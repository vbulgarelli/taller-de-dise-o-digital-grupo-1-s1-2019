==> flow/design.v <==
`timescale 1ns / 1ps
module Main(  
input clk, 
input boton,
input reset,
output [7:0] Anodo, 
output [6:0] Led
    );
wire clk2;   
wire [7:0]anodo;
wire [6:0]seg;
    parameter N=3;
    reg [3:0] a=0;
    reg [3:0] b=0;
    reg [6:0] Sseg =0;
    always @(posedge boton)
    begin
    if((((2**N)-1)==63 && a==4'd3 && b==4'd6) || (((2**N)-1)==31 && a==4'd1 && b==4'd3) || (((2**N)-1)==15 && a==4'd5 && b==4'd1) || (((2**N)-1)==7 && a==4'd7 && b==4'd0) || (((2**N)-1)==3 && a==4'd3 && b==4'd0) || (((2**N)-1)==1 && a==4'd1 && b==4'd0))
    begin
    a<=0;
    b<=0;
    end
    if(b== 4'd9 && a == 4'd9)
    begin
    b<=0;
    a<=0;
    end
    if (a== 4'd9) begin
    a<=0;
    b<=b+1;
    end
    else begin
    a<=a+1;
    end
    end
    always @ (posedge boton)
    begin
    case(a)
    4'd0: Sseg<=7'b1000000;
    4'd1: Sseg<=7'b1111001;
    4'd2: Sseg<=7'b0100100;
    4'd3: Sseg<=7'b0000110;
    4'd4: Sseg<=7'b0011001;
    4'd5: Sseg<=7'b0010010;
    4'd6: Sseg<=7'b0000010;
    4'd7: Sseg<=7'b1111000;
    4'd8: Sseg<=7'b0000000;
    4'd9: Sseg<=7'b0011000;
    endcase
    end
reg [7:0] an = 8'b11111110;
assign Anodo = an;
assign Led = Sseg;
endmodule
* Reports on Main
What the tools print for Main, step after step. Lines are those of the file above, counted from 1. Operators: Yosys type, input widths -> output width; for muxes data width and select width s. Not given: --
Inputs: design top Main, clock port boton, standard-cell library sky130hd, library corner tt_025C_1v80

* After elaboration
Yosys after proc, flatten, opt, wreduce and memory -nomap, before mapping. Memory bits, and registers merged into a memory's read port (data or address), are not among the register bits. Print and check cells are not counted. Equal cells are merged and count once.
Bit counts: bits in registers 11, output and inout bits 15
Operators by class: $add $sub $neg 1, equal/unequal tests 9, mux-type cells 1, reductions and logical operators 2
Operator list (number):
- $pmux 7 s10 | 1
- $eq 4x3->1 const B | 4
- $reduce_bool 10->1 | 1
- $eq 4x2->1 const B | 2
- $eq 4x4->1 const B | 2
- $add 4x1->4 const B | 1
- $eq 4x1->1 const B | 1
- $logic_not 4->1 | 1

* Longest topological paths
Longest topological path by Yosys (ltp), each cell counted once; first at word level (registers and memories cut), then after technology mapping (sequential cells cut; the memories' decode and read muxes count).
Logic depth: word-level depth 2, ABC_AREA 0, depth in mapped cells 5

* Synthesis result
Yosys stat after the flow's synthesis: flattened, memories mapped to cells. It holds for the ABC_AREA given above (unset counts as 0); a run with the other value may have another netlist. Totals and module areas in this step are rounded.
Cells by type:
- sky130_fd_sc_hd__edfxtp_1 | number 7, total area 210.202 sq um
- sky130_fd_sc_hd__dfxtp_1 | number 4, total area 80.077 sq um
- sky130_fd_sc_hd__buf_4 | number 8, total area 60.058 sq um
- sky130_fd_sc_hd__ha_1 | number 4, total area 50.048 sq um
- sky130_fd_sc_hd__buf_6 | number 2, total area 22.522 sq um
- sky130_fd_sc_hd__nor2_1 | number 5, total area 18.768 sq um
- sky130_fd_sc_hd__a2bb2oi_2 | number 1, total area 15.014 sq um
- sky130_fd_sc_hd__inv_1 | number 4, total area 15.014 sq um
- sky130_fd_sc_hd__nand3_1 | number 3, total area 15.014 sq um
- sky130_fd_sc_hd__a211oi_2 | number 1, total area 12.512 sq um
- sky130_fd_sc_hd__a21oi_1 | number 2, total area 10.01 sq um
- sky130_fd_sc_hd__nor3_1 | number 2, total area 10.01 sq um
- sky130_fd_sc_hd__o21ai_0 | number 2, total area 10.01 sq um
- sky130_fd_sc_hd__nand2b_2 | number 1, total area 8.758 sq um
- sky130_fd_sc_hd__o21ai_2 | number 1, total area 8.758 sq um
- sky130_fd_sc_hd__a211oi_1 | number 1, total area 7.507 sq um
- sky130_fd_sc_hd__a21boi_1 | number 1, total area 7.507 sq um
- sky130_fd_sc_hd__a22oi_1 | number 1, total area 7.507 sq um
Not listed: further types 9, cells in them 11.
Synthesis totals: cells in the netlist 61, cell area after synthesis 629 sq um, flip-flop cells 11, buffer cells 11

* Timing after synthesis
Source: OpenSTA report_checks on the synthesized netlist (no wires, ideal clock, input and output delay 20% of the period each), path of least setup slack; recovery checks are left aside. Register names are those of the netlist, which keeps one name where synthesis merged equal registers.
Timing path after synthesis: path type register -> register, start point reg a[0], end point reg Sseg[0], clock period 2.8 ns, library setup time 0.373 ns, time at the first pin 0.000 ns, arrival time 1.272 ns, required time 2.427 ns, slack 1.155 ns, delay of the path 1.645 ns, driving pins on the path 5, period reached after synthesis 1.645 ns
"delay of the path" = arrival - input delay + setup time. "driving pins on the path": output pins that drive a net of the path, with the launching flip-flop's if there is one; two outputs of one cell count as two. "period reached after synthesis" = period - worst setup slack (recovery checks aside). The figure is calculated, with input and output delays left at 20% of the set period. Between the ends stands the longest chain of elaborated cells between them, by number of cells; it is not shown to be the way that was timed. Of several equally long chains one is given. Each line given opens the expression or statement behind the cell; cells for indexed reads and writes are added by Yosys, which also makes memories of some case tables. A register here has more assigning lines than the two given. Only ways into the end's enable, where the timed path ends, are counted here.
Between the ends, after synthesis: cells stage by stage sky130_fd_sc_hd__dfxtp_1 sky130_fd_sc_hd__ha_1 sky130_fd_sc_hd__nor2_2 sky130_fd_sc_hd__o21ai_2 sky130_fd_sc_hd__a21boi_1, cells in the longest elaborated chain 2
RTL lines, path after synthesis:
- start, declared | RTL line 13 | reg [3:0] a=0;
- start, assigned | RTL line 20 | a<=0;
- start, assigned | RTL line 33 | a<=a+1;
- $eq 4x1->1 | RTL line 38 | case(a)
- $reduce_bool 10->1
- end, assigned | RTL line 39 | 4'd0: Sseg<=7'b1000000;
- end, assigned | RTL line 40 | 4'd1: Sseg<=7'b1111001;
- end, declared | RTL line 15 | reg [6:0] Sseg =0;

* Timing after layout
From the final timing report of flow run A: the path of least setup slack in the routed layout; clock arrival at registers is part of the times.
Timing path post-layout: path type register -> register, start point reg a[0], end point reg Sseg[3], clock period 2.09 ns, library setup time 0.31 ns, time at the first pin 0.27 ns, arrival time 1.37 ns, required time 2.04 ns, slack 0.67 ns, driving pins on the path 6
Between the ends stands the longest chain of elaborated cells between them, by number of cells; it is not shown to be the way that was timed. Of several equally long chains one is given. A register here has more assigning lines than the two given. Only ways into the end's enable, where the timed path ends, are counted here.
Between the ends, post-layout: cells stage by stage sky130_fd_sc_hd__dfxtp_2 sky130_fd_sc_hd__inv_2 sky130_fd_sc_hd__ha_4 sky130_fd_sc_hd__nor2_2 sky130_fd_sc_hd__o21ai_2 sky130_fd_sc_hd__a21boi_4, cells in the longest elaborated chain 2
RTL lines, path post-layout:
- start, declared | RTL line 13 | reg [3:0] a=0;
- start, assigned | RTL line 20 | a<=0;
- start, assigned | RTL line 33 | a<=a+1;
- $eq 4x1->1 | RTL line 38 | case(a)
- $reduce_bool 10->1
- end, assigned | RTL line 39 | 4'd0: Sseg<=7'b1000000;
- end, assigned | RTL line 40 | 4'd1: Sseg<=7'b1111001;
- end, declared | RTL line 15 | reg [6:0] Sseg =0;

Subject: Main on sky130hd, stored results

Hello all,

Measured results for Main: 2 stored runs of the Yosys and OpenROAD flow on sky130hd. The settings differ; the order carries no meaning. The constraints put input and output delay at 20% of the set period each and load the outputs with 0.01 pF.
"period reached": clock period set for the run, less the worst setup slack. It is reckoned from that one timing run; input and output delays stay at 20% of the period that was set.
"critical setup path time": the worst setup path's part of the clock period (all of it between registers, 20% less for each end at a port) less its slack. A launch clock that arrives late makes it longer, a capture clock that arrives late makes it shorter.
"total power of the final layout" is the tool's figure for a default switching activity; nothing was simulated.
Results are given in rounded form.

* Flow run A | settings: period_ns 2.09; SETUP_SLACK_MARGIN 0.58; CAP_MARGIN 20; CORE_MARGIN 2; CORE_UTILIZATION 40; SLEW_MARGIN 20 | results: cell area after synthesis 629 sq um; full die area 1910 sq um; period reached 1.416 ns; utilization after routing 48.4 %; critical setup path time 1.42 ns; type of the worst setup path register -> register; total power of the final layout 0.377 mW; worst slack on setup checks 0.674 ns; worst hold slack 0.500 ns; total negative setup slack 0.000 ns
* Flow run B | settings: period_ns 1.21; CORE_UTILIZATION 25; SETUP_SLACK_MARGIN -0.06; PLACE_DENSITY 0.89; CELL_PAD_IN_SITES_DETAIL_PLACEMENT 2; GPL_TIMING_DRIVEN 1; GPL_ROUTABILITY_DRIVEN 0; CTS_CLUSTER_DIAMETER 248; CAP_MARGIN 5; CORE_MARGIN 2; SLEW_MARGIN 20 | results: cell area after synthesis 629 sq um; full die area 2930 sq um; period reached 1.394 ns; utilization after routing 39.4 %; critical setup path time 1.39 ns; type of the worst setup path register -> register; total power of the final layout 0.648 mW; worst slack on setup checks -0.184 ns; worst hold slack 0.642 ns; total negative setup slack -1.84 ns

Thanks
